==> flow/design.v <==
`timescale 1ns / 1ps
module sync_fifo(full,empty,rd,
                                wrt_en,rd_en,clk,rst,wrt);
input wrt_en,rd_en,clk,rst;
input [3:0]wrt;
output reg [3:0]rd;
output full, empty;
reg [3:0] memory[7:0];
reg [3:0] rd_ptr,wrt_ptr;
assign empty = (rd_ptr[2:0]==wrt_ptr[2:0] && rd_ptr[3]==wrt_ptr[3]);
assign full = (rd_ptr[2:0]==wrt_ptr[2:0] && rd_ptr[3]!=wrt_ptr[3]);
always @(posedge clk)
begin
    if(rst)begin 
        wrt_ptr<=0;
    end
    else if(wrt_en && !full)begin
        memory[wrt_ptr[2:0]]<=wrt;
        wrt_ptr<=wrt_ptr+1;
    end
end
always @(posedge clk)
begin
    if(rst)begin 
        rd_ptr<=0;
        rd<=0;
    end
    else if(rd_en && !empty)begin
        rd<=memory[rd_ptr[2:0]];
        rd_ptr<=rd_ptr+1;
    end
end
endmodule
# Step by step through the tools: sync_fifo
# Tool output for the design above, in the order of the flow.
# Lines are those of the file above, counted from 1.
# Cell names lack the library's common part.
# The mark -- stands for no value.
# setup
design	sync_fifo
clk_port	clk
library	sky130hd
corner	tt_025C_1v80

# Word level
# Counts by Yosys on the flattened word-level netlist (proc, flatten, opt, wreduce; memories kept). Register bits leave out memories and registers merged into their read ports (data or address); mux counts leave out enables and synchronous resets folded into registers. Print and check cells are left out. Cells with the same type and inputs are merged into one.
# Yosys's memory passes give these memory sizes; they may raise the number of words (mostly to a power of two), join words into wider ones and drop unused or constant bits.
# op_classes
n_addsub	2
reduce_and_logical	6
shift	0
logic	0
compare	0
equal	3
multipliers	0
mux	6
div	0
# ops
op	n
adder 4 x 1 -> 4 bit with constant B	2
two-way mux 4 bit	2
two-way mux 3 bit	2
logical AND 1 bit	4
equality test 3 bit	1
zero test 1 bit	2
two-way mux 1 bit	2
equality test 1 bit	1
inequality test 1 bit	1
# word_totals
romBits	0
mem_bits_rw	32
clocked_rd_ports_x_width	4
register_bits	8
n_memories	1
latchBits	0
in_bits	8
# memory_table
memory	words	width	rd	write_ports	line	source
memory	8	4	1	1	8	reg [3:0] memory[7:0];

# Depth
# Longest topological path by Yosys (ltp), each cell counted once; first at word level (registers and memories cut), then after technology mapping (sequential cells cut; the memories' decode and read muxes count).
# logic_depth
depth_word	6
abc_area	1
depth_mapped	10

# Mapped cells and area
# Yosys stat after the flow's synthesis: flattened, memories mapped to cells. It holds for the ABC_AREA given above (unset counts as 0); a run with the other value may have another netlist.
# The area totals of this step are shown rounded.
# mapped
mapped_cells	223
ffs	44
synth_area_um2	2100
buf_cells	8
# types
type	n	area_total_um2
edfxtp_1	32	960.922
nand2_1	69	258.998
dfxtp_1	12	240.23
nand3_1	35	175.168
nor2_1	25	93.84
inv_1	17	63.811
nand4_4	2	42.541
nand2_4	3	33.782
a21oi_1	5	25.024
buf_2	5	25.024
ha_1	2	25.024
nand2_2	3	18.768
xnor2_2	1	16.266
buf_4	2	15.014
inv_2	4	15.014
clkbuf_8	1	13.763
nand4_2	1	12.512
nor3_1	2	10.01
# Other cell types: 2; their cells: 2.

# Worst setup path after synthesis
# OpenSTA on the mapped netlist: ideal clock, no wires. The path of least setup slack (recovery checks aside). Input and output delay are each 20% of the period. Register names are those of the netlist, which keeps one name where synthesis merged equal registers.
# synth_timing
path_type	reg2reg
from	register wrt_ptr[0]
to	memory memory[2][0]
delay_ns	1.575
launch_ns	0.000
tclk_ns	1.92
path_buffers	1
driving_pins	8
setup_slack_ns	0.345
t_required_ns	1.559
t_arrival_ns	1.214
period_less_setup_slack_ns	1.575
# "delay_ns" is the arrival time less input delay plus setup time.
# "driving_pins": output pins that drive a net of the path, with the launching flip-flop's if there is one; two outputs of one cell count as two.
# "period_less_setup_slack_ns" is the clock period less the worst setup slack; recovery checks do not enter. This is arithmetic on one report: input and output delays are still those of the set period (20% each).
# The rows between start and end are the longest chain of elaborated cells between them; the timing report does not say that the signal goes this way. Where chains are equally long, one stands for them.
# A line is the first line of the expression or statement that the cell stems from. Yosys adds cells for indexed reads and writes and turns some case tables into memories.
# The path ends at the enable pin of a flip-flop; only ways to that pin are counted.
# synth_via
cell_sequence	dfxtp_1 buf_2 inv_2 nand2_1 nand2_2 nand4_4 nand2_4 nor3_1
elab_chain_cells	6
cells_between	8
cone_classes	eq/ne (1); mux (4); reduce/logical (3)
# synth_lines
item	line	source
start: declaration	9	reg [3:0] rd_ptr,wrt_ptr;
start: assignment	15	wrt_ptr<=0;
start: assignment	19	wrt_ptr<=wrt_ptr+1;
equality test 3 bit	11	assign full = (rd_ptr[2:0]==wrt_ptr[2:0] && rd_ptr[3]!=wrt_ptr[3]);
logical AND 1 bit	11
zero test 1 bit	17	else if(wrt_en && !full)begin
logical AND 1 bit	17
two-way mux 3 bit	17
two-way mux 3 bit	14	if(rst)begin
end: declaration	8	reg [3:0] memory[7:0];

# Timing after layout
# From the final timing report of run 1: the path of least setup slack in the routed layout; clock arrival at registers is part of the times.
# layout_timing
path_type	reg2out
from	register wrt_ptr[1]
to	output port empty
path_buffers	1
setup_slack_ns	0.90
t_required_ns	2.97
output_delay_ns	0.74
driving_pins	5
launch_ns	0.29
t_arrival_ns	2.07
tclk_ns	3.71
# The rows between start and end are the longest chain of elaborated cells between them; the timing report does not say that the signal goes this way. Where chains are equally long, one stands for them.
# layout_via
cell_sequence	dfxtp_1 xnor2_2 nand4_4 inv_1 clkdlybuf4s50_1
elab_chain_cells	2
cells_between	2
cone_classes	eq/ne (1); reduce/logical (1)
# layout_lines
item	line	source
start: declaration	9	reg [3:0] rd_ptr,wrt_ptr;
start: assignment	15	wrt_ptr<=0;
start: assignment	19	wrt_ptr<=wrt_ptr+1;
equality test 3 bit	10	assign empty = (rd_ptr[2:0]==wrt_ptr[2:0] && rd_ptr[3]==wrt_ptr[3]);
logical AND 1 bit	10
end: declaration	7	output full, empty;

# Stored flow runs of sync_fifo (2 of them; Yosys, OpenROAD, sky130hd). They differ in their settings and are not a sequence. Constraints: input delay and output delay 20% of the set period each, output load 0.01 pF.
# By "achievedPeriod_ns" is meant the clock period of the run minus its worst setup slack. This is arithmetic on one report: input and output delays are still those of the set period (20% each).
# By "timing.worst_path_ns" is meant the share of the clock period that the worst setup path is allowed (20% is reserved at inputs, 20% at outputs), minus its slack. Clock arrival times at its registers enter into it.
# By "power_total_mw" is meant OpenSTA's value without simulated activity: inputs other than the clock are taken to toggle once in ten clock periods, and the tool carries that through the logic.
# The results are shown rounded.
# A setting shown as . is not set for that run.
stored run	period_ns	CORE_UTILIZATION	SETUP_SLACK_MARGIN	HOLD_SLACK_MARGIN	CORE_ASPECT_RATIO	CELL_PAD_IN_SITES_DETAIL_PLACEMENT	TNS_END_PERCENT	ABC_AREA	GPL_TIMING_DRIVEN	CTS_CLUSTER_SIZE	CTS_CLUSTER_DIAMETER	CAP_MARGIN	MAX_ROUTING_LAYER	CORE_MARGIN	SLEW_MARGIN	PLACE_DENSITY	CELL_PAD_IN_SITES_GLOBAL_PLACEMENT	MIN_ROUTING_LAYER	synth_chip_area_um2	die_footprint_um2	utilization_frac	setup_worst_slack_ns	power_total_mw	achievedPeriod_ns	timing.worst_path_ns	timing.worst_path_kind
run 1	3.71	44	-0.08	0.22	1.53	2	30	1	0	48	135	35	met4	2	20	.	.	.	2100	5300	0.53	0.90	1.2	2.812	2.07	reg2out
run 2	4.29	41	.	.	.	0	70	.	0	.	358	10	.	7	25	0.91	3	met1	1900	6800	0.5	1.4	0.91	2.916	2.06	reg2out
